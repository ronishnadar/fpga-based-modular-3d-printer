==> flow/design.v <==
module G_Code_Decoder (
	input i_Clock50MHz,
	input i_Reset,
	input i_SerialReady,
	input [7:0] i_SerialData,
	output o_STATE,
	output reg [47:0] o_FValue,
	output reg [47:0] o_XValue,
	output reg [47:0] o_YValue,
	output reg [47:0] o_ZValue,
	output reg [47:0] o_EValue,
	output reg [23:0] o_M1Value,
	output reg [23:0] o_M2Value,
	output reg [23:0] o_M3Value,
	output reg o_XDirection,
	output reg o_YDirection,
	output reg o_ZDirection,
	output reg o_EDirection,
	output reg o_LineComplete
	);
	localparam s_IDLE 	 = 4'd0;
	localparam s_G 		 = 4'd1;
	localparam s_F 		 = 4'd2;
	localparam s_X 		 = 4'd3;
	localparam s_Y 		 = 4'd4;
	localparam s_Z 		 = 4'd5;
	localparam s_E 		 = 4'd6;
	localparam s_H 		 = 4'd7;
	localparam s_B 		 = 4'd8;
	localparam s_S 		 = 4'd9;
	localparam s_COMPLETE = 4'd10;
	reg [3:0] r_STATE;
	reg [6:0] r_CompleteCounter;
	initial begin
		o_FValue 			= 48'd00000000_00000000_00000000_00110010_00110101_00110000;
		o_XValue 			= 48'd0;
		o_YValue 			= 48'd0;
		o_ZValue 			= 48'd0;
		o_EValue 			= 48'd0;
		o_M1Value			= 24'd0;
		o_M2Value			= 24'd0;
		o_M3Value			= 24'd0;
		o_XDirection 		= 1'b0;
		o_YDirection 		= 1'b0;
		o_ZDirection 		= 1'b0;
		o_EDirection 		= 1'b0;
		o_LineComplete 	= 1'b0;
		r_STATE				= 4'd0;
		r_CompleteCounter = 7'd0;
	end
	always @(posedge i_Clock50MHz, posedge i_Reset) begin
		if (i_Reset) begin
			o_FValue 			= 48'd0;
			o_XValue 			= 48'd0;
			o_YValue 			= 48'd0;
			o_ZValue 			= 48'd0;
			o_EValue 			= 48'd0;
			o_M1Value			= 24'd0;
			o_M2Value			= 24'd0;
			o_M3Value			= 24'd0;
			o_XDirection 		= 1'b0;
			o_YDirection 		= 1'b0;
			o_ZDirection 		= 1'b0;
			o_EDirection 		= 1'b0;
			o_LineComplete 	= 1'b0;
			r_STATE				= 4'd0;
			r_CompleteCounter = 7'd0;
		end
		else begin
			case (r_STATE)
				s_IDLE: begin
					r_CompleteCounter = 7'd0;
					o_LineComplete 	= 1'b0;
					if ((i_SerialReady) && i_SerialData == 8'd32) begin
						r_STATE = s_IDLE;
					end
					else if ((i_SerialReady) && i_SerialData == 8'd13) begin
						r_STATE = s_IDLE;
					end
					else  if ((i_SerialReady) && i_SerialData == 8'd72) begin
						o_M1Value = 24'd0;
						r_STATE   = s_H;
					end
					else  if ((i_SerialReady) && i_SerialData == 8'd66) begin
						o_M2Value = 24'd0;
						r_STATE   = s_B;
					end
					else  if ((i_SerialReady) && i_SerialData == 8'd83) begin
						o_M3Value = 24'd0;
						r_STATE   = s_S;
					end
					else  if ((i_SerialReady) && i_SerialData == 8'd71) begin
						r_STATE  			= s_G;
						o_XValue 			= 48'd0;
						o_YValue 			= 48'd0;
						o_ZValue 			= 48'd0;
						o_EValue 			= 48'd0;
						o_XDirection 		= 1'b0;
						o_YDirection 		= 1'b0;
						o_ZDirection 		= 1'b0;
						o_EDirection 		= 1'b0;
					end
					else begin
						r_STATE = s_IDLE;
					end
				end
				s_H: begin
					if ((i_SerialReady) && i_SerialData == 8'd13) begin
						r_STATE = s_COMPLETE;
					end
					else if ((i_SerialReady) && (i_SerialData != 8'd13)) begin
						o_M1Value 	   = o_M1Value << 8;
						o_M1Value[7:0] = i_SerialData;
					end
					else begin
						r_STATE = s_H;
					end
				end
				s_B: begin
					if ((i_SerialReady) && i_SerialData == 8'd13) begin
						r_STATE = s_COMPLETE;
					end
					else if ((i_SerialReady) && (i_SerialData != 8'd13)) begin
						o_M2Value 	   = o_M2Value << 8;
						o_M2Value[7:0] = i_SerialData;
					end
					else begin
						r_STATE = s_B;
					end
				end
				s_S: begin
					if ((i_SerialReady) && i_SerialData == 8'd13) begin
						r_STATE = s_COMPLETE;
					end
					else if ((i_SerialReady) && (i_SerialData != 8'd13)) begin
						o_M3Value 	   = o_M3Value << 8;
						o_M3Value[7:0] = i_SerialData;
					end
					else begin
						r_STATE = s_S;
					end
				end
				s_G: begin
					if ((i_SerialReady) && i_SerialData == 8'd32) begin
						r_STATE = s_G;
					end
					else if ((i_SerialReady) && i_SerialData == 8'd13) begin
						r_STATE = s_COMPLETE;
					end
					else  if ((i_SerialReady) && (i_SerialData == 8'd48) && (i_SerialData == 8'd49)) begin
						r_STATE = s_G;
					end
					else  if ((i_SerialReady) && i_SerialData == 8'd70) begin
						r_STATE = s_F;
					end
					else  if ((i_SerialReady) && i_SerialData == 8'd88) begin
						r_STATE = s_X;
					end
					else  if ((i_SerialReady) && i_SerialData == 8'd89) begin
						r_STATE = s_Y;
					end
					else  if ((i_SerialReady) && i_SerialData == 8'd90) begin
						r_STATE = s_Z;
					end
					else  if ((i_SerialReady) && i_SerialData == 8'd69) begin
						r_STATE = s_E;
					end
					else begin
						r_STATE = s_G;
					end
				end
				s_F: begin
					if ((i_SerialReady) && i_SerialData == 8'd32) begin
						r_STATE = s_G;
					end
					else if ((i_SerialReady) && i_SerialData == 8'd13) begin
						r_STATE = s_COMPLETE;
					end
					else if ((i_SerialReady) && (i_SerialData != 8'd32) && (i_SerialData != 8'd13)) begin
						o_FValue = o_FValue << 8;
						o_FValue[7:0] = i_SerialData;
					end
					else begin
						r_STATE = s_F;
					end
				end
				s_X: begin
					if ((i_SerialReady) && i_SerialData == 8'd32) begin
						r_STATE = s_G;
					end
					else if ((i_SerialReady) && i_SerialData == 8'd13) begin
						r_STATE = s_COMPLETE;
					end
					else if ((i_SerialReady) && i_SerialData == 8'd45) begin
						o_XDirection = 1'b1;
					end
					else if ((i_SerialReady) && (i_SerialData != 8'd32) && (i_SerialData != 8'd13) && (i_SerialData != 8'd45)) begin
						o_XValue = o_XValue << 8;
						o_XValue[7:0] = i_SerialData;
					end
					else begin
						r_STATE = s_X;
					end
				end
				s_Y: begin
					if ((i_SerialReady) && i_SerialData == 8'd32) begin
						r_STATE = s_G;
					end
					else if ((i_SerialReady) && i_SerialData == 8'd13) begin
						r_STATE = s_COMPLETE;
					end
					else if ((i_SerialReady) && i_SerialData == 8'd45) begin
						o_YDirection = 1'b1;
					end
					else if ((i_SerialReady) && (i_SerialData != 8'd32) && (i_SerialData != 8'd13) && (i_SerialData != 8'd45)) begin
						o_YValue = o_YValue << 8;
						o_YValue[7:0] = i_SerialData;
					end
					else begin
						r_STATE = s_Y;
					end
				end
				s_Z: begin
					if ((i_SerialReady) && i_SerialData == 8'd32) begin
						r_STATE = s_G;
					end
					else if ((i_SerialReady) && i_SerialData == 8'd13) begin
						r_STATE = s_COMPLETE;
					end
					else if ((i_SerialReady) && i_SerialData == 8'd45) begin
						o_ZDirection = 1'b1;
					end
					else if ((i_SerialReady) && (i_SerialData != 8'd32) && (i_SerialData != 8'd13) && (i_SerialData != 8'd45)) begin
						o_ZValue = o_ZValue << 8;
						o_ZValue[7:0] = i_SerialData;
					end
					else begin
						r_STATE = s_Z;
					end
				end
				s_E: begin
					if ((i_SerialReady) && i_SerialData == 8'd32) begin
						r_STATE = s_G;
					end
					else if ((i_SerialReady) && i_SerialData == 8'd13) begin
						r_STATE = s_COMPLETE;
					end
					else if ((i_SerialReady) && i_SerialData == 8'd45) begin
						o_EDirection = 1'b1;
					end
					else if ((i_SerialReady) && (i_SerialData != 8'd32) && (i_SerialData != 8'd13) && (i_SerialData != 8'd45)) begin
						o_EValue = o_EValue << 8;
						o_EValue[7:0] = i_SerialData;
					end
					else begin
						r_STATE = s_E;
					end
				end
				s_COMPLETE: begin
					if (r_CompleteCounter < 7'd100) begin
						o_LineComplete = 1'b1;
						r_CompleteCounter = r_CompleteCounter + 1'b1;
						r_STATE = s_COMPLETE;
					end
					else begin
						r_CompleteCounter = 7'd0;
						r_STATE = s_IDLE;
					end
				end
			endcase
		end
	end
	assign o_STATE = r_STATE;
endmodule
Step by step through the tools: G_Code_Decoder
The steps from the RTL of G_Code_Decoder to its reports follow in flow order.
Line numbers count from 1 in the design file above.
Operators carry their Yosys type and port widths (W data, S select, Z words).
Cell names lack the library's common part.
Not given: --
- design top: G_Code_Decoder
- clock port: i_Clock50MHz
- standard-cell library: sky130hd
- library corner: tt_025C_1v80

Word level
Source: Yosys, flattened and elaborated, memories not mapped. Widths are those after wreduce. Registers that Yosys merges into a memory's read port (data or address) are not register bits. Print and check cells do not count. Equal cells are merged and count once.
- noted multiplexer cells: 107
- reductions and logical operators: 42
- magnitude comparators at 1
- add/sub/neg operators at 1
- bitwise logic cells: 2
- noted equality and inequality tests: 75
- operators with widths (kind ; number):
    $mux W48 ; 18
    $pmux W48 S2 ; 4
    $mux W24 ; 15
    $mux W40 ; 4
    $pmux W24 S2 ; 3
    $mux W4 ; 33
    $ne A2 B2 Y1 const B ; 36
    $eq A8 B7 Y1 const B ; 9
    $mux W16 ; 3
    $reduce_and A11 Y1 ; 4
    $pmux W4 S11 ; 1
    $reduce_and A10 Y1 ; 4
    $ne A4 B4 Y1 const B ; 9
    $eq A8 B6 Y1 const B ; 4
    $logic_and A1 B1 Y1 ; 18
    $mux W3 ; 6
    $reduce_bool A2 Y1 ; 8
    $eq A4 B3 Y1 const B ; 4
    $ne A8 B6 Y1 const B ; 2
    $mux W8 ; 2
    $pmux W7 S2 ; 1
    $reduce_and A13 Y1 ; 1
    $eq A4 B4 Y1 const B ; 3
    $reduce_bool A11 Y1 ; 1
    $mux W1 ; 11
    $pmux W1 S2 ; 5
    $ne A3 B3 Y1 const B ; 3
    $eq A4 B2 Y1 const B ; 2
Not listed: further kinds 13, cells in them 14.
- output and inout port bits: 318
- bits in registers at 328
- bits of input ports at 11
- word-level cells at 243

Depth
Yosys ltp: most cells in a row. Word level: on the elaborated netlist, between registers, memories and ports. Mapped: between sequential cells and ports; inverters and the memories' decode and read muxes count.
- depth after elaboration at 11
- ABC_AREA: 0
- mapped depth: 9
- depth with buffers taken out: 5

Netlist
The flow's flattened synthesis, as Yosys stat reports it; memories are mapped. The netlist is that of the ABC_AREA named above (0 if unset); the other value can give another one.
The area totals of this step are shown rounded.
- cells by type (cell ; number ; area in all (um2)):
    dfrtp_1 ; 328 ; 8.21E+03
    a22o_1 ; 169 ; 1480.17
    mux2_2 ; 66 ; 743.213
    nand2_1 ; 140 ; 525.504
    mux2i_1 ; 30 ; 300.288
    o21ai_0 ; 39 ; 195.187
    buf_2 ; 34 ; 170.163
    nand3_1 ; 34 ; 170.163
    nor3_1 ; 29 ; 145.139
    clkbuf_1 ; 38 ; 142.637
    inv_1 ; 38 ; 142.637
    nor2_1 ; 21 ; 78.826
    buf_4 ; 10 ; 75.072
    buf_6 ; 4 ; 45.043
    a31oi_1 ; 7 ; 43.792
    nor2b_1 ; 6 ; 37.536
    nor4_1 ; 6 ; 37.536
    nand2b_1 ; 5 ; 31.28
Not listed: further types 48, cells in them 80.
- noted mapped flip-flops: 328
- buffer cells at 88
- area of sequential cells at 0.00821 mm2
- cells in the netlist: 1084
- cell area after synthesis: 0.0132 mm2

Worst setup path after synthesis
OpenSTA on the mapped netlist: ideal clock, no wires. The path of least setup slack (recovery checks aside). Input and output delay are each 20% of the period. Register names are those of the netlist, which keeps one name where synthesis merged equal registers.
- path kind: input to register
- start: in i_SerialReady
- end: reg o_FValue[0]
- clock period: 4.0 ns
- noted external input delay: 0.800 ns
- noted setup time: 0.125 ns
- noted delay of the path: 1.745 ns
- noted driving pins on the path: 6
- noted slack: 1.456 ns
- buffers on the path at 3
- arrival: 2.420 ns
- noted time at the first pin: 0.800 ns
- required time: 3.875 ns
- synthesis period reached: 2.544 ns
"delay of the path" = arrival - input delay + setup time.
"driving pins on the path" counts driving pins, that of a launching flip-flop among them; a cell with two outputs on the path counts twice.
"synthesis period reached" is the clock period less the worst setup slack; recovery checks do not enter. This is arithmetic on one report: input and output delays are still those of the set period (20% each).
The rows between start and end are the longest chain of elaborated cells between them; the timing report does not say that the signal goes this way. Where chains are equally long, one stands for them.
Each line given opens the expression or statement behind the cell; cells for indexed reads and writes are added by Yosys, which also makes memories of some case tables.
A register here has more assigning lines than the two given.
- cell sequence: buf_2 or3b_2 a211oi_2 buf_2 buf_4 mux2_2
- noted cells in the longest elaborated chain: 3
- elaborated cells on any way between the ends at 7
- those cells by class: logic (2); reduce/logical (5)
- ends and longest elaborated chain, after synthesis (element ; line ; text):
    start, declared ; 4 ; input i_SerialReady,
    $logic_and A1 B1 Y1 ; 173 ; if ((i_SerialReady) && i_SerialData == 8'd32) begin
    $not A1 Y1 ; -- ;
    $reduce_and A4 Y1 ; -- ;
    end, assigned ; 180 ; o_FValue = o_FValue << 8;
    end, assigned ; 181 ; o_FValue[7:0] = i_SerialData;
    end, declared ; 7 ; output reg [47:0] o_FValue,

Path in the finished layout
Path of least setup slack in the final report of flow run A (OpenROAD, finished layout, wires in). Where an end is a register, its clock arrival counts in the times.
- path kind: register to register
- start: reg r_STATE[1]
- end: reg o_YValue[6]
- buffers on the path at 2
- noted time at the first pin: 0.57 ns
- noted slack: -0.60 ns
- clock period: 1.5 ns
- noted setup time: 0.07 ns
- arrival: 2.58 ns
- noted driving pins on the path: 8
- required time: 1.98 ns
The rows between start and end are the longest chain of elaborated cells between them; the timing report does not say that the signal goes this way. Where chains are equally long, one stands for them.
A register here has more assigning lines than the two given.
- cell sequence: dfrtp_1 or4_4 a41oi_4 buf_4 a31oi_1 o21ai_4 buf_12 a22o_1
- noted cells in the longest elaborated chain: 3
- elaborated cells on any way between the ends at 15
- noted RTL lines with such cells: 1
- those cells by class: eq/ne (11); mux (1); reduce/logical (3)
- ends and longest elaborated chain, post-layout (element ; line ; text):
    start, declared ; 32 ; reg [3:0] r_STATE;
    start, assigned ; 75 ; r_STATE = s_IDLE;
    start, assigned ; 78 ; r_STATE = s_IDLE;
    $eq A4 B3 Y1 ; 70 ; case (r_STATE)
    $reduce_bool A2 Y1 ; -- ;
    $reduce_and A11 Y1 ; -- ;
    end, assigned ; 216 ; o_YValue = o_YValue << 8;
    end, assigned ; 217 ; o_YValue[7:0] = i_SerialData;
    end, declared ; 9 ; output reg [47:0] o_YValue,

Memo
Re: implementation data of G_Code_Decoder

Module G_Code_Decoder, platform sky130hd: 2 stored runs of the flow (Yosys, OpenROAD) with differing settings, in no particular order. Input and output delays are each 20% of the period that was set; the output load is 0.01 pF.
"worst setup path time" = time allowed to the worst setup path (clock period - input delay - output delay, where it has them) - its slack; a late launch clock adds to it, a late capture clock takes from it.
"total design power": no workload was simulated; the value follows from the tool's default switching activity.
The measured numbers are rounded.

Flow run A

==> flow/run.sh <==
#!/bin/bash
# the make line also repeats the synthesis and layout settings of config.mk as NAME=value (left out here)
make -C /OpenROAD-flow-scripts/flow DESIGN_CONFIG=/design/flow/config.mk WORK_HOME=/design/flow/orfs CLKGATE_MAP_FILE= finish
==> flow/config.mk <==
export PLATFORM = sky130hd
export DESIGN_NAME = G_Code_Decoder
export DESIGN_NICKNAME = G_Code_Decoder
export VERILOG_FILES = /design/flow/design.v
export SDC_FILE = /design/flow/constraint.sdc
export NUM_CORES = 4
export LEC_CHECK = 0
export CAP_MARGIN = 20
export CELL_PAD_IN_SITES_DETAIL_PLACEMENT = 1
export CORE_ASPECT_RATIO = 0.88
export CORE_MARGIN = 2
export CORE_UTILIZATION = 17
export GPL_TIMING_DRIVEN = 1
export HOLD_SLACK_MARGIN = -0.05
export PLACE_DENSITY = 0.95
export SLEW_MARGIN = 30
export TNS_END_PERCENT = 60
==> flow/constraint.sdc <==
create_clock -name core_clock -period 1.5 [get_ports {i_Clock50MHz}]
set_input_delay 0.3000 -clock core_clock [delete_from_list [all_inputs] [get_ports {i_Clock50MHz}]]
set_output_delay 0.3000 -clock core_clock [all_outputs]
set_load 0.01 [all_outputs]

Measured in flow run A:
- noted the post-synthesis cell area: 0.0132 mm2
- die outline area: 0.0802 mm2
- std-cell area (final layout) at 0.0216 mm2
- post-route utilization at 0.281
- setup slack of the worst path at -0.595 ns
- noted the total design power: 20800 µW
- worst setup path time: 2.10 ns
- kind of the worst setup path: register to register

Flow run B

==> flow/run.sh <==
#!/bin/bash
# the make line also repeats the synthesis and layout settings of config.mk as NAME=value (left out here)
make -C /OpenROAD-flow-scripts/flow DESIGN_CONFIG=/design/flow/config.mk WORK_HOME=/design/flow/orfs CLKGATE_MAP_FILE= finish
==> flow/config.mk <==
export PLATFORM = sky130hd
export DESIGN_NAME = G_Code_Decoder
export DESIGN_NICKNAME = G_Code_Decoder
export VERILOG_FILES = /design/flow/design.v
export SDC_FILE = /design/flow/constraint.sdc
export NUM_CORES = 4
export LEC_CHECK = 0
export CAP_MARGIN = 20
export CELL_PAD_IN_SITES_GLOBAL_PLACEMENT = 0
export CORE_MARGIN = 4
export CORE_UTILIZATION = 71
export GPL_ROUTABILITY_DRIVEN = 0
export GPL_TIMING_DRIVEN = 0
export PLACE_DENSITY_LB_ADDON = 0.04
export SETUP_SLACK_MARGIN = 0.98
export SLEW_MARGIN = 20
==> flow/constraint.sdc <==
create_clock -name core_clock -period 4.53 [get_ports {i_Clock50MHz}]
set_input_delay 0.9060 -clock core_clock [delete_from_list [all_inputs] [get_ports {i_Clock50MHz}]]
set_output_delay 0.9060 -clock core_clock [all_outputs]
set_load 0.01 [all_outputs]

Flow run B: did not finish, clock tree synthesis stopped with DPL-0038.
