==> flow/design.v <==
`timescale 1ns / 1ps
module Temperature_Decoder(
	input i_Clock50MHz,
	input i_Reset,
	input i_SerialReady,
	input [7:0] i_SerialData,
	output reg [23:0] o_HotTempAscii,
	output reg [23:0] o_BedTempAscii,
	output reg o_LineComplete,
	output [1:0] o_STATE
   );
	localparam s_IDLE 	 = 4'd0;
	localparam s_HOT 		 = 4'd1;
	localparam s_BED 		 = 4'd2;
	localparam s_COMPLETE = 4'd3;
	reg [3:0] r_STATE;
	reg [6:0] r_CompleteCounter;
	initial begin
		o_HotTempAscii 	= 24'd0;
		o_BedTempAscii 	= 24'd0;
		o_LineComplete 	= 1'b0;
		r_STATE				= 4'd0;
		r_CompleteCounter = 7'd0;
	end
	always @(posedge i_Clock50MHz, posedge i_Reset) begin
		if (i_Reset) begin
			o_HotTempAscii 	= 24'd0;
			o_BedTempAscii 	= 24'd0;
			o_LineComplete 	= 1'b0;
			r_STATE				= 4'd0;
			r_CompleteCounter = 7'd0;
		end
		else begin
			case (r_STATE)
				s_IDLE: begin
					r_CompleteCounter = 7'd0;
					o_LineComplete 	= 1'b0;
					if ((i_SerialReady) && i_SerialData == 8'd32) begin
						r_STATE = s_IDLE;
					end
					else if ((i_SerialReady) && i_SerialData == 8'd13) begin
						r_STATE = s_IDLE;
					end
					else  if ((i_SerialReady) && i_SerialData == 8'd72) begin
						o_HotTempAscii = 24'd0;
						r_STATE  		= s_HOT;
					end
					else  if ((i_SerialReady) && i_SerialData == 8'd66) begin
						o_BedTempAscii = 24'd0;
						r_STATE  		= s_BED;
					end
					else begin
						r_STATE = s_IDLE;
					end
				end
				s_HOT: begin
					if ((i_SerialReady) && i_SerialData == 8'd13) begin
						r_STATE = s_COMPLETE;
					end
					else if ((i_SerialReady) && (i_SerialData != 8'd13)) begin
						o_HotTempAscii 	  = o_HotTempAscii << 8;
						o_HotTempAscii[7:0] = i_SerialData;
					end
					else begin
						r_STATE = s_HOT;
					end
				end
				s_BED: begin
					if ((i_SerialReady) && i_SerialData == 8'd13) begin
						r_STATE = s_COMPLETE;
					end
					else if ((i_SerialReady) && (i_SerialData != 8'd13)) begin
						o_BedTempAscii 	  = o_BedTempAscii << 8;
						o_BedTempAscii[7:0] = i_SerialData;
					end
					else begin
						r_STATE = s_BED;
					end
				end
				s_COMPLETE: begin
					if (r_CompleteCounter < 7'd100) begin
						o_LineComplete = 1'b1;
						r_CompleteCounter = r_CompleteCounter + 1'b1;
						r_STATE = s_COMPLETE;
					end
					else begin
						r_CompleteCounter = 7'd0;
						r_STATE = s_IDLE;
					end
				end
			endcase
		end
	end
	assign o_STATE = r_STATE[1:0];
endmodule
* Step by step through the tools: Temperature_Decoder *
What the tools print for Temperature_Decoder, step after step.
Lines are those of the file above, counted from 1.
Operators: Yosys type, input widths -> output width; for muxes data width and select width s.
Cell names lack the library's common part.
The mark -- stands for no value.

inputs
  design top = Temperature_Decoder
  clock input = i_Clock50MHz
  standard-cell library = sky130hd
  corner = tt_025C_1v80

* Elaborated design *
Source: Yosys, flattened and elaborated, memories not mapped. Widths are those after wreduce. Registers that Yosys merges into a memory's read port (data or address) are not register bits. Print and check cells do not count. Equal cells are merged and count once.

word-level totals
  bits in registers = 60
  input bits = 11
  output and inout port bits = 51
  cells after elaboration = 69

operators by class
  add/sub/neg operators = 1
  order comparisons = 1
  eq/ne operators = 20
  mux-type cells = 28
  reductions and logical operators = 14

operator list
  operator             count
  $mux 24              9
  $pmux 24 s2          2
  $mux 16              2
  $ne 2x2->1 const B   10
  $eq 8x7->1 const B   2
  $pmux 4 s4           1
  $mux 4               4
  $pmux 7 s2           1
  $mux 2               5
  $eq 4x2->1 const B   2
  $eq 8x4->1 const B   1
  $ne 8x4->1 const B   1
  $eq 8x6->1 const B   1
  $mux 8               1
  $add 7x1->7 const B  1
  $lt 7x7->1 const B   1
  $reduce_and 7->1     1
  $mux 7               1
  $reduce_bool 2->1    3
  $ne 3x3->1 const B   2
  $reduce_and 6->1     1
  $logic_and 1x1->1    5
  $eq 4x1->1 const B   1
  $logic_not 4->1      1
  $reduce_bool 4->1    1
  $reduce_and 3->1     1
  $reduce_and 2->1     1
  $pmux 1 s2           1
  $mux 1               1

* Logic depth *
Depth = most cells in a row (Yosys ltp): at word level without a register or memory, in the mapped netlist without a sequential cell, where the memories' decode and read muxes count.

depth
  word-level depth = 7
  ABC_AREA = 0
  depth in mapped cells = 8
  gate-level depth less buffers = 6

* After synthesis *
Yosys stat after the flow's synthesis: flattened, memories mapped to cells. It holds for the ABC_AREA given above (unset counts as 0); a run with the other value may have another netlist.
The area totals of this step are shown rounded.

cell types
  cell      count  total area (um^2)
  dfrtp_1   58     1.45E+03
  a22o_1    19     166.41
  and3_1    19     118.864
  a221o_1   11     110.106
  a211o_1   12     105.101
  ha_1      5      62.56
  nor2b_1   10     62.56
  nand2_1   14     52.55
  clkbuf_1  12     45.043
  nor2_1    12     45.043
  nor4_1    7      43.792
  nand3_1   8      40.038
  o32ai_1   4      35.034
  inv_1     9      33.782
  a22o_2    3      30.029
  nor3_1    5      25.024
  a21o_1    3      22.522
  buf_6     2      22.522

Other cell types: 30; their cells: 44.

synthesis totals
  standard cells after synthesis = 257
  cell area after synthesis = 2,830 um^2
  area of sequential cells = 1,450 um^2
  flip-flop cells = 58
  buffer cells = 18

* Timing after synthesis *
Source: OpenSTA report_checks on the synthesized netlist (no wires, ideal clock, input and output delay 20% of the period each), path of least setup slack; recovery checks are left aside. Register names are those of the netlist, which keeps one name where synthesis merged equal registers.

timing path post-synthesis
  kind = in2reg
  start point = in i_SerialData[5]
  end point = reg o_HotTempAscii[0]
  clock period = 3.43 ns
  input delay = 0.686 ns
  library setup time = 0.121 ns
  launch time at the first pin = 0.686 ns
  data arrival time = 2.132 ns
  data required time = 3.309 ns
  slack = 1.178 ns
  delay of the path = 1.567 ns
  stages = 5
  buffers on the path = 1
  synthesis period reached = 2.252 ns

"delay of the path" = arrival - input delay + setup time.
"stages" counts driving pins, that of a launching flip-flop among them; a cell with two outputs on the path counts twice.
"synthesis period reached" is the clock period less the worst setup slack; recovery checks do not enter. This is arithmetic on one report: input and output delays are still those of the set period (20% each).
Between the ends stands the longest chain of elaborated cells between them, by number of cells; it is not shown to be the way that was timed. Of several equally long chains one is given.
Each line given opens the expression or statement behind the cell; cells for indexed reads and writes are added by Yosys, which also makes memories of some case tables.
At most two assigning lines are given for a register; there are more.

between the ends, post-synthesis
  cells stage by stage = or3_4 > or4_4 > a22o_4 > buf_6 > a22o_1
  cells in the longest elaborated chain = 6
  elaborated cells on any way between the ends = 20
  classes of those cells = 9 x eq/ne; 6 x mux; 5 x reduce/logical

ends and longest elaborated chain, post-synthesis
  element             RTL line  RTL
  start: declaration  6         input [7:0] i_SerialData,
  $eq 8x7->1          44        else if ((i_SerialReady) && i_SerialData == 8'd72) begin
  $logic_and 1x1->1   44
  $mux 24             44
  $mux 24             41        else if ((i_SerialReady) && i_SerialData == 8'd13) begin
  $mux 24             38        if ((i_SerialReady) && i_SerialData == 8'd32) begin
  $pmux 24 s2         34        case (r_STATE)
  end: assignment     61        o_HotTempAscii = o_HotTempAscii << 8;
  end: assignment     62        o_HotTempAscii[7:0] = i_SerialData;
  end: declaration    7         output reg [23:0] o_HotTempAscii,

* Timing after layout *
Path of least setup slack in the final report of flow run 1 (OpenROAD, finished layout, wires in). Where an end is a register, its clock arrival counts in the times.

timing path post-layout
  kind = in2reg
  start point = in i_SerialReady
  end point = reg o_HotTempAscii[22]
  clock period = 3.6 ns
  input delay = 0.72 ns
  library setup time = 0.06 ns
  launch time at the first pin = 0.72 ns
  data arrival time = 3.12 ns
  data required time = 3.87 ns
  slack = 0.75 ns
  stages = 5
  buffers on the path = 1

Between the ends stands the longest chain of elaborated cells between them, by number of cells; it is not shown to be the way that was timed. Of several equally long chains one is given.
At most two assigning lines are given for a register; there are more.

between the ends, post-layout
  cells stage by stage = clkdlybuf4s50_1 > nand4bb_1 > o31ai_1 > and3_1 > a22o_2
  cells in the longest elaborated chain = 5
  elaborated cells on any way between the ends = 16
  classes of those cells = 5 x eq/ne; 6 x mux; 5 x reduce/logical

ends and longest elaborated chain, post-layout
  element             RTL line  RTL
  start: declaration  5         input i_SerialReady,
  $logic_and 1x1->1   44        else if ((i_SerialReady) && i_SerialData == 8'd72) begin
  $mux 24             44
  $mux 24             41        else if ((i_SerialReady) && i_SerialData == 8'd13) begin
  $mux 24             38        if ((i_SerialReady) && i_SerialData == 8'd32) begin
  $pmux 24 s2         34        case (r_STATE)
  end: assignment     27        o_HotTempAscii = 24'd0;
  end: assignment     61        o_HotTempAscii = o_HotTempAscii << 8;
  end: declaration    7         output reg [23:0] o_HotTempAscii,

Settings and measured results of 2 stored flow runs for module Temperature_Decoder (sky130hd), not sorted in any way. The constraints put input and output delay at 20% of the set period each and load the outputs with 0.01 pF.
By "time of the worst setup path" is meant the share of the clock period that the worst setup path is allowed (20% is reserved at inputs, 20% at outputs), minus its slack. Clock arrival times at its registers enter into it.
"power": no workload was simulated; the value follows from the tool's default switching activity.
The measured numbers are rounded.
A setting shown as n/a is not set for that run.

name                                           flow run 1  flow run 2
period_ns                                      3.6         2.13
CORE_UTILIZATION                               21          50
SETUP_SLACK_MARGIN                             -0.07       n/a
HOLD_SLACK_MARGIN                              0.23        n/a
CORE_ASPECT_RATIO                              1.02        n/a
CORE_MARGIN                                    3           2
CELL_PAD_IN_SITES_GLOBAL_PLACEMENT             0           n/a
ABC_AREA                                       0           n/a
GPL_TIMING_DRIVEN                              1           n/a
GPL_ROUTABILITY_DRIVEN                         1           n/a
CTS_CLUSTER_SIZE                               81          n/a
CAP_MARGIN                                     15          20
MIN_ROUTING_LAYER                              met1        n/a
MAX_ROUTING_LAYER                              met5        n/a
SLEW_MARGIN                                    20          20
area of the synthesized netlist (um^2)         2,830       2,830
die footprint (um^2)                           14,900      6,280
standard-cell area of the final layout (um^2)  3,910       4,030
setup slack of the worst path (ns)             0.749       0.037
power (uW)                                     3,280       5,440
time of the worst setup path (ns)              2.13        1.67
critical path type                             in2reg      in2reg
