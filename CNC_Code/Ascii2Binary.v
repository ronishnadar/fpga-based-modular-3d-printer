==> flow/design.v <==
`timescale 1ns / 1ps
module Ascii2Binary_4D(
    input i_Clock50MHz,
    input i_Reset,
    input i_LineComplete,
    input [47:0] i_AsciiValue,
    output reg [19:0] o_BinaryValue
);
	reg [7:0] ascii_digit0, ascii_digit1, ascii_digit2, ascii_digit3, ascii_digit4, ascii_digit5;
	initial begin
		o_BinaryValue = 16'd0;
		ascii_digit0  = 8'd0;
		ascii_digit1  = 8'd0;
		ascii_digit2  = 8'd0;
		ascii_digit3  = 8'd0;
		ascii_digit4  = 8'd0;
		ascii_digit5  = 8'd0;
	end
	always @(posedge i_Clock50MHz or posedge i_Reset) begin
		if (i_Reset) begin
		  o_BinaryValue = 16'd0;
		  ascii_digit0  = 8'd0;
		  ascii_digit1  = 8'd0;
		  ascii_digit2  = 8'd0;
		  ascii_digit3  = 8'd0;
		  ascii_digit4  = 8'd0;
		  ascii_digit5  = 8'd0;
		end 
		else begin
			if (i_LineComplete) begin
				if (i_AsciiValue[7:0] == 8'd0) begin
					ascii_digit0 = 8'd48;
				end
				if (i_AsciiValue[15:8] == 8'd0) begin
					ascii_digit1 = 8'd48;
				end
				if (i_AsciiValue[23:16] == 8'd0) begin
					ascii_digit2 = 8'd48;
				end
				if (i_AsciiValue[31:24] == 8'd0) begin
					ascii_digit3 = 8'd48;
				end
				if (i_AsciiValue[39:32] == 8'd0) begin
					ascii_digit4 = 8'd48;
				end
				if (i_AsciiValue[47:40] == 8'd0) begin
					ascii_digit5 = 8'd48;
				end
				if (i_AsciiValue[7:0] != 8'd0) begin
					ascii_digit0 = i_AsciiValue[7:0];
				end
				if (i_AsciiValue[15:8] != 8'd0) begin
					ascii_digit1 = i_AsciiValue[15:8];
				end
				if (i_AsciiValue[23:16] != 8'd0) begin
					ascii_digit2 = i_AsciiValue[23:16];
				end
				if (i_AsciiValue[31:24] != 8'd0) begin
					ascii_digit3 = i_AsciiValue[31:24];
				end
				if (i_AsciiValue[39:32] != 8'd0) begin
					ascii_digit4 = i_AsciiValue[39:32];
				end
				if (i_AsciiValue[47:40] != 8'd0) begin
					ascii_digit5 = i_AsciiValue[47:40];
				end
				o_BinaryValue = (ascii_digit5 - 8'd48) * 100000 +
									 (ascii_digit4 - 8'd48) * 10000 +
									 (ascii_digit3 - 8'd48) * 1000 +
									 (ascii_digit2 - 8'd48) * 100 +
									 (ascii_digit1 - 8'd48) * 10 +
									 (ascii_digit0 - 8'd48);
			end
		end
	end
endmodule
module Ascii2Binary_3D(
    input i_Clock50MHz,
    input i_Reset,
    input i_LineComplete,
    input [23:0] i_AsciiValue,
    output reg [7:0] o_BinaryValue
);
	reg [7:0] ascii_digit0, ascii_digit1, ascii_digit2;
	initial begin
		o_BinaryValue = 16'd0;
		ascii_digit0  = 8'd0;
		ascii_digit1  = 8'd0;
		ascii_digit2  = 8'd0;
	end
	always @(posedge i_Clock50MHz or posedge i_Reset) begin
		if (i_Reset) begin
		  o_BinaryValue = 16'd0;
		  ascii_digit0  = 8'd0;
		  ascii_digit1  = 8'd0;
		  ascii_digit2  = 8'd0;
		end 
		else begin
			if (i_LineComplete) begin
				if (i_AsciiValue[7:0] == 8'd0) begin
					ascii_digit0 = 8'd48;
				end
				if (i_AsciiValue[15:8] == 8'd0) begin
					ascii_digit1 = 8'd48;
				end
				if (i_AsciiValue[23:16] == 8'd0) begin
					ascii_digit2 = 8'd48;
				end
				if (i_AsciiValue[7:0] != 8'd0) begin
					ascii_digit0 = i_AsciiValue[7:0];
				end
				if (i_AsciiValue[15:8] != 8'd0) begin
					ascii_digit1 = i_AsciiValue[15:8];
				end
				if (i_AsciiValue[23:16] != 8'd0) begin
					ascii_digit2 = i_AsciiValue[23:16];
				end
				o_BinaryValue = (ascii_digit2 - 8'd48) * 100 +
									 (ascii_digit1 - 8'd48) * 10 +
									 (ascii_digit0 - 8'd48);
			end
		end
	end
endmodule
From RTL to reports: Ascii2Binary_4D
Tool output for the design above, in the order of the flow.
Lines are those of the file above, counted from 1.
Operators: Yosys type, input widths -> output width; for muxes data width and select width s.
{ "design": {"top": "Ascii2Binary_4D", "clock": "i_Clock50MHz", "cell_library": "sky130hd", "pvt_corner": "tt_025C_1v80"} }

Word level
Yosys after proc, flatten, opt, wreduce and memory -nomap, before mapping. Memory bits, and registers merged into a memory's read port (data or address), are not among the register bits. Print and check cells are not counted. Equal cells are merged and count once.
{ "word_totals": {"elab_cells": 53, "in_bits": 51, "out_inout_bits": 20, "ff_bits": 68} }
{ "classes": {"reduce_and_logical": 12, "n_addsub": 11, "n_mux": 18, "n_mul": 5} }
{ "ops": {"columns": ["cell", "n"], "rows": [
  ["$mul 32x12->15 const B", 1],
  ["$mul 32x10->16 const B", 1],
  ["$mul 32x7->17 const B", 1],
  ["$mul 32x5->18 const B", 1],
  ["$mux 8", 18],
  ["$add 20x20->20", 5],
  ["$mul 32x3->19 const B", 1],
  ["$sub 8x6->9 const B", 6],
  ["$logic_not 8->1", 6],
  ["$reduce_bool 8->1", 6]
]} }

Logic depth
Depth = most cells in a row (Yosys ltp): at word level without a register or memory, in the mapped netlist without a sequential cell, where the memories' decode and read muxes count.
{ "logic_depth": {"ltp_word": 11, "abc_area": 0, "ltp_mapped": 34, "mapped_depth_nobuf": 34} }

After synthesis
Yosys stat after the flow's synthesis: flattened, memories mapped to cells. It holds for the ABC_AREA given above (unset counts as 0); a run with the other value may have another netlist.
{ "by_type": {"columns": ["cell_type", "n", "area_total_um2"], "rows": [
  ["sky130_fd_sc_hd__fa_1", 130, 2.6E+03],
  ["sky130_fd_sc_hd__ha_1", 185, 2314.72],
  ["sky130_fd_sc_hd__inv_1", 236, 885.85],
  ["sky130_fd_sc_hd__xnor2_1", 75, 656.88],
  ["sky130_fd_sc_hd__dfrtp_1", 20, 500.48],
  ["sky130_fd_sc_hd__xor2_1", 26, 227.718],
  ["sky130_fd_sc_hd__a21oi_1", 42, 210.202],
  ["sky130_fd_sc_hd__mux2_2", 14, 157.651],
  ["sky130_fd_sc_hd__o21bai_1", 21, 157.651],
  ["sky130_fd_sc_hd__nor2_1", 37, 138.883],
  ["sky130_fd_sc_hd__a21o_1", 17, 127.622],
  ["sky130_fd_sc_hd__clkbuf_1", 31, 116.362],
  ["sky130_fd_sc_hd__nand2_1", 31, 116.362],
  ["sky130_fd_sc_hd__o21ai_0", 14, 70.067],
  ["sky130_fd_sc_hd__nor3_1", 11, 55.053],
  ["sky130_fd_sc_hd__o21ai_1", 11, 55.053],
  ["sky130_fd_sc_hd__nand3_1", 9, 45.043],
  ["sky130_fd_sc_hd__and2_1", 7, 43.792]
]} }
Not listed: further types 38, cells in them 68.
{ "synth_totals": {"sequential_area_um2": 500.5, "mapped_cells": 985, "flip_flops": 20, "buf_cells": 33, "yosys_area_um2": 9047.4} }

Timing after synthesis
Path of least setup slack by OpenSTA after synthesis, without wires, with an ideal clock, recovery checks aside; 20% of the period is set as input and as output delay. Where synthesis merged equal registers, the netlist keeps one of their names.
{ "synth_path": {"path_type": "input to register", "startpoint": "input port i_AsciiValue[24]", "endpoint": "register o_BinaryValue[19]", "path_delay_ns": 7.589, "driving_pins": 33, "arrival_ns": 11.473, "required_ns": 19.724, "path_buffers": 2, "tclk_ns": 19.8, "setup_slack_ns": 8.251, "in_delay_ns": 3.960, "setup_time_ns": 0.076, "launch_ns": 3.960, "period_less_setup_slack_ns": 11.549} }
"path_delay_ns" is the arrival time less input delay plus setup time.
"driving_pins": output pins that drive a net of the path, with the launching flip-flop's if there is one; two outputs of one cell count as two.
"period_less_setup_slack_ns" = period - worst setup slack (recovery checks aside). The figure is calculated, with input and output delays left at 20% of the set period.
The rows between start and end are the longest chain of elaborated cells between them; the timing report does not say that the signal goes this way. Where chains are equally long, one stands for them.
A line is the first line of the expression or statement that the cell stems from. Yosys adds cells for indexed reads and writes and turns some case tables into memories.
{ "synth_via": {"path_cell_list": "sky130_fd_sc_hd__clkbuf_1 -> sky130_fd_sc_hd__inv_1 -> sky130_fd_sc_hd__nand3_1 -> sky130_fd_sc_hd__nor2_1 -> sky130_fd_sc_hd__or2_2 -> sky130_fd_sc_hd__ha_1 -> sky130_fd_sc_hd__or3_1 -> sky130_fd_sc_hd__buf_2 -> sky130_fd_sc_hd__inv_4 -> sky130_fd_sc_hd__ha_1 -> sky130_fd_sc_hd__inv_1 -> sky130_fd_sc_hd__fa_1 -> sky130_fd_sc_hd__fa_1 -> sky130_fd_sc_hd__inv_1 -> sky130_fd_sc_hd__fa_1 -> sky130_fd_sc_hd__ha_1 -> sky130_fd_sc_hd__and3_2 -> sky130_fd_sc_hd__a21oi_1 -> sky130_fd_sc_hd__o21ai_2 -> sky130_fd_sc_hd__nor2_1 -> sky130_fd_sc_hd__xnor2_1 -> sky130_fd_sc_hd__fa_1 -> sky130_fd_sc_hd__inv_1 -> sky130_fd_sc_hd__fa_1 -> sky130_fd_sc_hd__fa_1 -> sky130_fd_sc_hd__inv_1 -> sky130_fd_sc_hd__ha_1 -> sky130_fd_sc_hd__a31o_1 -> sky130_fd_sc_hd__a21oi_1 -> sky130_fd_sc_hd__o21ai_0 -> sky130_fd_sc_hd__xnor2_1 -> sky130_fd_sc_hd__xnor3_1 -> sky130_fd_sc_hd__o21ai_1", "elab_chain_len": 10, "cone_cells": 11, "lines_between": 5, "classes_between": "5 x add/sub; 1 x mul; 3 x mux; 2 x reduce/logical"} }
{ "synth_rtl": {"columns": ["element", "line_no", "rtl"], "rows": [
  ["start, declared", 6, "input [47:0] i_AsciiValue,"],
  ["$logic_not 8->1", 40, "if (i_AsciiValue[31:24] == 8'd0) begin"],
  ["$mux 8", 40, null],
  ["$mux 8", 58, "if (i_AsciiValue[31:24] != 8'd0) begin"],
  ["$mux 8", 30, "if (i_LineComplete) begin"],
  ["$sub 8x6->9", 69, "(ascii_digit3 - 8'd48) * 1000 +"],
  ["$mul 32x7->17", 69, null],
  ["$add 20x20->20 x4", 67, "o_BinaryValue = (ascii_digit5 - 8'd48) * 100000 +"],
  ["end, assigned", 21, "o_BinaryValue = 16'd0;"],
  ["end, assigned", 67, null],
  ["end, declared", 7, "output reg [19:0] o_BinaryValue"]
]} }

Worst path after layout
Path of least setup slack in the final report of job 1 (OpenROAD, finished layout, wires in). Where an end is a register, its clock arrival counts in the times.
{ "layout_path": {"path_type": "input to register", "startpoint": "input port i_AsciiValue[24]", "endpoint": "register o_BinaryValue[19]", "arrival_ns": 10.88, "path_buffers": 1, "tclk_ns": 11.9, "launch_ns": 2.38, "in_delay_ns": 2.38, "required_ns": 12.09, "driving_pins": 31, "setup_slack_ns": 1.20, "setup_time_ns": 0.07} }
The rows between start and end are the longest chain of elaborated cells between them; the timing report does not say that the signal goes this way. Where chains are equally long, one stands for them.
{ "layout_via": {"path_cell_list": "sky130_fd_sc_hd__clkdlybuf4s50_1 -> sky130_fd_sc_hd__inv_1 -> sky130_fd_sc_hd__nand3_1 -> sky130_fd_sc_hd__nor2_1 -> sky130_fd_sc_hd__or2_2 -> sky130_fd_sc_hd__ha_1 -> sky130_fd_sc_hd__or3_1 -> sky130_fd_sc_hd__inv_4 -> sky130_fd_sc_hd__ha_1 -> sky130_fd_sc_hd__inv_1 -> sky130_fd_sc_hd__fa_1 -> sky130_fd_sc_hd__fa_1 -> sky130_fd_sc_hd__inv_1 -> sky130_fd_sc_hd__fa_1 -> sky130_fd_sc_hd__ha_1 -> sky130_fd_sc_hd__and3_2 -> sky130_fd_sc_hd__a21oi_1 -> sky130_fd_sc_hd__o21ai_2 -> sky130_fd_sc_hd__nor4_2 -> sky130_fd_sc_hd__nor3_1 -> sky130_fd_sc_hd__xnor2_1 -> sky130_fd_sc_hd__fa_1 -> sky130_fd_sc_hd__fa_1 -> sky130_fd_sc_hd__fa_1 -> sky130_fd_sc_hd__inv_1 -> sky130_fd_sc_hd__ha_1 -> sky130_fd_sc_hd__nand2_1 -> sky130_fd_sc_hd__o21ai_0 -> sky130_fd_sc_hd__xnor2_1 -> sky130_fd_sc_hd__xnor3_1 -> sky130_fd_sc_hd__o21ai_1", "elab_chain_len": 10, "cone_cells": 11, "lines_between": 5, "classes_between": "5 x add/sub; 1 x mul; 3 x mux; 2 x reduce/logical"} }
{ "layout_rtl": {"columns": ["element", "line_no", "rtl"], "rows": [
  ["start, declared", 6, "input [47:0] i_AsciiValue,"],
  ["$logic_not 8->1", 40, "if (i_AsciiValue[31:24] == 8'd0) begin"],
  ["$mux 8", 40, null],
  ["$mux 8", 58, "if (i_AsciiValue[31:24] != 8'd0) begin"],
  ["$mux 8", 30, "if (i_LineComplete) begin"],
  ["$sub 8x6->9", 69, "(ascii_digit3 - 8'd48) * 1000 +"],
  ["$mul 32x7->17", 69, null],
  ["$add 20x20->20 x4", 67, "o_BinaryValue = (ascii_digit5 - 8'd48) * 100000 +"],
  ["end, assigned", 21, "o_BinaryValue = 16'd0;"],
  ["end, assigned", 67, null],
  ["end, declared", 7, "output reg [19:0] o_BinaryValue"]
]} }

Wiki page: Ascii2Binary_4D / flow data

2 stored runs of Ascii2Binary_4D in the flow (synthesis by Yosys, layout by OpenROAD, sky130hd cells), in arbitrary order. Constraints: input delay and output delay 20% of the set period each, output load 0.01 pF.
"clock period reached" means the clock period less the worst setup slack. The figure is calculated, with input and output delays left at 20% of the set period.
"worst setup path time" = time allowed to the worst setup path (clock period - input delay - output delay, where it has them) - its slack; a late launch clock adds to it, a late capture clock takes from it.

==> job 1: settings <==
{ "period_ns": 11.9, "CORE_UTILIZATION": 60, "CAP_MARGIN": 20, "CORE_MARGIN": 2, "SLEW_MARGIN": 20 }
==> job 1: results <==
total negative slack: 0.000 ns
lowest setup slack: 1.204 ns
standard-cell area of the final layout: 9969.6 µm²
worst hold slack in the final report: 0.490 ns
clock period reached: 10.696 ns
utilization after layout: 0.681
worst setup path time: 8.32 ns
worst setup path kind: input to register
overall die area: 16077.0 µm²
post-synthesis cell area: 9047.4 µm²

==> job 2: settings <==
{ "period_ns": 13.0, "CORE_UTILIZATION": 35, "SETUP_SLACK_MARGIN": 0.27, "PLACE_DENSITY_LB_ADDON": 0.1, "CORE_ASPECT_RATIO": 1.74, "CORE_MARGIN": 7, "SLEW_MARGIN": 10, "MAX_ROUTING_LAYER": "met5", "CAP_MARGIN": 20 }
==> job 2: results <==
worst setup path time: 8.48 ns
worst setup path kind: input to register
total negative slack: 0.000 ns
clock period reached: 11.079 ns
worst hold slack in the final report: 0.505 ns
utilization after layout: 0.398
lowest setup slack: 1.921 ns
overall die area: 30720.9 µm²
post-synthesis cell area: 9047.4 µm²
standard-cell area of the final layout: 10134.7 µm²
